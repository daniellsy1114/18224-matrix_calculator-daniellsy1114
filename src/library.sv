==> flow/design.v <==
`default_nettype none
module MagComp
  #(parameter WIDTH = 30)
  (output logic AltB, AeqB, AgtB,
   input logic [WIDTH-1:0] A,
   input logic [WIDTH-1:0] B);
  assign AltB= (A<B);
  assign AgtB= (A>B);
  assign AeqB= (A==B);
endmodule : MagComp
module Adder
  #(parameter WIDTH = 30)
  (output logic [WIDTH:0] S,
   input logic add,
   input logic [WIDTH-1:0] A,
   input logic [WIDTH-1:0] B);
  assign S = add ? A+B : A-B;
endmodule : Adder
module Multiplier
  #(parameter WIDTH = 30)
  (output logic [(WIDTH*2)-1:0] S,
   input logic [WIDTH-1:0] A,
   input logic [WIDTH-1:0] B);
  assign S = A*B;
endmodule : Multiplier
module Mux2to1
  #(parameter WIDTH = 30)
  (output logic [WIDTH-1:0]Y,
   input logic S,
   input logic [WIDTH-1:0]I0,
   input logic [WIDTH-1:0]I1);
  assign Y=S?I1:I0;
endmodule : Mux2to1
module Register
  #(parameter WIDTH = 3)
  (input logic [WIDTH-1:0] D,
   input logic en, clear,
   input logic clock,
   output logic [WIDTH-1:0] Q);
  always_ff @(posedge clock)
    if (clear)
      Q <= 0;
    else if (en)
      Q <= D;
    else
      Q <= Q;
endmodule: Register
module Counter
  #(parameter WIDTH = 4)
  (input logic clock,
   input logic clear,
   input logic en,
   output logic [WIDTH-1:0] Q);
  always_ff @(posedge clock) begin
    if (clear) begin
      Q <= 0;
    end
    else if (en) begin
      Q <= Q + 1'b1;
    end
    else begin
      Q <= Q;
    end
  end
endmodule: Counter
module Synchronizer
  (input logic async,
   input logic clock,
   output logic sync);
  logic tmp1, tmp2;
  assign tmp2 = tmp1;
  always_ff @(posedge clock)
    tmp1 <= async;
  always_ff @(posedge clock)
    sync <= tmp2;
endmodule : Synchronizer
module ShiftRegister_8_128 
  (input logic [7:0] data_in,
   input logic en,
   input logic clock, rst,
   output logic [127:0] Q);
  always_ff @(posedge clock) begin
    if (rst) begin
      Q <= 128'b0;
    end
    else if (en) begin
      Q <= {Q[119:0],data_in};
    end
    else begin
      Q <= Q;
    end
  end
endmodule : ShiftRegister_8_128
module ShiftRegister_6_96
  (input logic [5:0] data_in,
   input logic en,
   input logic clock, rst,
   output logic [95:0] Q);
  always_ff @(posedge clock) begin
    if (rst) begin
      Q <= 96'b0;
    end
    else if (en) begin
      Q <= {Q[89:0],data_in};
    end
    else begin
      Q <= Q;
    end
  end
endmodule : ShiftRegister_6_96
module ShiftRegister_48_96
  (input logic [47:0] data_in,
   input logic en,
   input logic clock, rst,
   output logic [95:0] Q);
  always_ff @(posedge clock) begin
    if (rst) begin
      Q <= 96'b0;
    end
    else if (en) begin
      Q <= {Q[47:0],data_in};
    end
    else begin
      Q <= Q;
    end
  end
endmodule : ShiftRegister_48_96
module edge_detector (
    input logic signal,
    input logic clk,
    output logic pulse
);
    logic tmp1;
    always_ff @(posedge clk) begin
        tmp1<=signal;
    end
    assign pulse = (~tmp1)& signal;
endmodule: edge_detector
module ShiftRegister_12_96
  (input logic [11:0] data_in,
   input logic en,
   input logic clock, rst,
   output logic [95:0] Q);
  always_ff @(posedge clock) begin
    if (rst) begin
      Q <= 96'b0;
    end
    else if (en) begin
      Q <= {Q[83:0],data_in};
    end
    else begin
      Q <= Q;
    end
  end
endmodule : ShiftRegister_12_96
module ShiftRegister_20_160
  (input logic [19:0] data_in,
   input logic en,
   input logic clock, rst,
   output logic [159:0] Q);
  always_ff @(posedge clock) begin
    if (rst) begin
      Q <= 160'b0;
    end
    else if (en) begin
      Q <= {Q[149:0],data_in};
    end
    else begin
      Q <= Q;
    end
  end
endmodule : ShiftRegister_20_160
module ShiftRegister_96_96
  (input logic [95:0] data_in,
   input logic en,
   input logic clock, rst,
   output logic [95:0] Q);
  always_ff @(posedge clock) begin
    if (rst) begin
      Q <= 96'b0;
    end
    else if (en) begin
      Q <= data_in;
    end
    else begin
      Q <= Q;
    end
  end
endmodule : ShiftRegister_96_96
module ShiftRegister_160_160
  (input logic [159:0] data_in,
   input logic en,
   input logic clock, rst,
   output logic [159:0] Q);
  always_ff @(posedge clock) begin
    if (rst) begin
      Q <= 160'b0;
    end
    else if (en) begin
      Q <= data_in;
    end
    else begin
      Q <= Q;
    end
  end
endmodule : ShiftRegister_160_160
module ShiftRegister_80_160
  (input logic [79:0] data_in,
   input logic en,
   input logic clock, rst,
   output logic [159:0] Q);
  always_ff @(posedge clock) begin
    if (rst) begin
      Q <= 160'b0;
    end
    else if (en) begin
      Q <= {Q[79:0],data_in};
    end
    else begin
      Q <= Q;
    end
  end
endmodule : ShiftRegister_80_160
module ShiftRegister_40_160
  (input logic [39:0] data_in,
   input logic en,
   input logic clock, rst,
   output logic [159:0] Q);
  always_ff @(posedge clock) begin
    if (rst) begin
      Q <= 160'b0;
    end
    else if (en) begin
      Q <= {Q[119:0],data_in};
    end
    else begin
      Q <= Q;
    end
  end
endmodule : ShiftRegister_40_160
Reports on ShiftRegister_160_160
What the tools print for ShiftRegister_160_160, step after step.
Line numbers count from 1 in the design file above.
Library cell names are shortened.
The mark - stands for no value.

inputs
  top = ShiftRegister_160_160
  clock input = clock
  library = sky130hd
  corner = tt_025C_1v80

Elaborated design
Counts by Yosys on the flattened word-level netlist (proc, flatten, opt, wreduce; memories kept). Register bits leave out memories and registers merged into their read ports (data or address); mux counts leave out enables and synchronous resets folded into registers. Print and check cells are left out. Cells with the same type and inputs are merged into one.

bit counts
  output and inout port bits = 160
  elaborated cells = 1
  register bits = 160
  input bits = 163

Logic depth
Yosys ltp: most cells in a row. Word level: on the elaborated netlist, between registers, memories and ports. Mapped: between sequential cells and ports; inverters and the memories' decode and read muxes count.

logic depth
  depth after elaboration = 0
  ABC_AREA = 0
  mapped depth = 5
  mapped depth without buffers = 2

Netlist
Yosys stat after the flow's synthesis: flattened, memories mapped to cells. It holds for the ABC_AREA given above (unset counts as 0); a run with the other value may have another netlist.
The area totals of this step are shown rounded.

cell types
  cell      number  area in all (µm²)
  dfxtp_1   160     3.2E+03
  mux2i_1   160     1.6E+03
  nor2_1    160     600.576
  buf_8     11      165.158
  buf_4     7       52.55
  clkbuf_1  13      48.797
  buf_1     3       11.261
  buf_2     2       10.01

mapped netlist
  synthesis area = 5700 µm²
  sequential part of the area = 3200 µm²
  mapped cells = 516
  mapped flip-flops = 160
  buffers = 36

Path before layout
Path of least setup slack by OpenSTA after synthesis, without wires, with an ideal clock, recovery checks aside; 20% of the period is set as input and as output delay. Where synthesis merged equal registers, the netlist keeps one of their names.

timing path post-synthesis
  kind = input to register
  start point = in en
  end point = reg Q[100]
  library setup time = 0.128 ns
  path buffers = 3
  time at the first pin = 0.358 ns
  input delay = 0.358 ns
  path slack = 0.642 ns
  data required time = 1.662 ns
  driving pins on the path = 5
  period = 1.79 ns
  arrival time = 1.020 ns
  delay of the path = 0.790 ns
  period reached after synthesis = 1.148 ns

"delay of the path" is the arrival time less input delay plus setup time.
"driving pins on the path": output pins that drive a net of the path, with the launching flip-flop's if there is one; two outputs of one cell count as two.
"period reached after synthesis" = period - worst setup slack (recovery checks aside). The figure is calculated, with input and output delays left at 20% of the set period.
A register here has more assigning lines than the two given.

on the way, post-synthesis
  path through = buf_4 buf_8 buf_8 mux2i_1 nor2_1

RTL lines, path post-synthesis
  element             RTL line  text
  start: declaration  192       input logic en,
  end: assignment     197       Q <= 160'b0;
  end: assignment     200       Q <= data_in;
  end: declaration    194       output logic [159:0] Q);

No chain of elaborated cells between the ends is given.

Timing after layout
Path of least setup slack in the final report of job 2 (OpenROAD, finished layout, wires in). Where an end is a register, its clock arrival counts in the times.

timing path post-layout
  kind = register to output
  start point = reg Q[11]
  end point = out Q[11]
  driving pins on the path = 2
  arrival time = 0.87 ns
  data required time = 0.66 ns
  path slack = -0.22 ns
  external output delay = 0.16 ns
  period = 0.82 ns
  time at the first pin = 0.41 ns
  path buffers = 1

A register here has more assigning lines than the two given.

on the way, post-layout
  path through = dfxtp_2 buf_6
  length of the longest elaborated chain = 0
  elaborated cells on any way between the ends = 0
  source lines of those cells = 0

RTL lines, path post-layout
  element             RTL line  text
  start: declaration  194       output logic [159:0] Q);
  start: assignment   197       Q <= 160'b0;
  start: assignment   200       Q <= data_in;
  end: declaration    194

Stored flow runs of ShiftRegister_160_160 (2 of them; Yosys, OpenROAD, sky130hd). They differ in their settings and are not a sequence. Constraints: input delay and output delay 20% of the set period each, output load 0.01 pF.
"period achieved": clock period set for the run, less the worst setup slack. It is reckoned from that one timing run; input and output delays stay at 20% of the period that was set.
By "power consumption" is meant OpenSTA's value without simulated activity: inputs other than the clock are taken to toggle once in ten clock periods, and the tool carries that through the logic.
The measured numbers are rounded.
Among the settings, n/a means not set for that run.
Results: n/a = not shown.

name                                    job 1  job 2
period_ns                               0.961  0.82
CORE_UTILIZATION                        68     40
PLACE_DENSITY_LB_ADDON                  0.08   n/a
CORE_ASPECT_RATIO                       0.72   n/a
CELL_PAD_IN_SITES_GLOBAL_PLACEMENT      3      n/a
CELL_PAD_IN_SITES_DETAIL_PLACEMENT      1      n/a
TNS_END_PERCENT                         30     n/a
CTS_CLUSTER_SIZE                        93     n/a
CAP_MARGIN                              35     20
CORE_MARGIN                             2      2
SLEW_MARGIN                             20     20
final utilization (%)                   n/a    74
power consumption (uW)                  n/a    20000
die outline area (µm²)                  n/a    15000
mapped cell area after synthesis (µm²)  n/a    5700
total negative slack (ns)               n/a    -31
setup slack of the critical path (ns)   n/a    -0.22
post-route worst hold slack (ns)        n/a    0.15
period achieved (ns)                    n/a    1.035

Job 1: unfinished; error FLW-0024 in placement
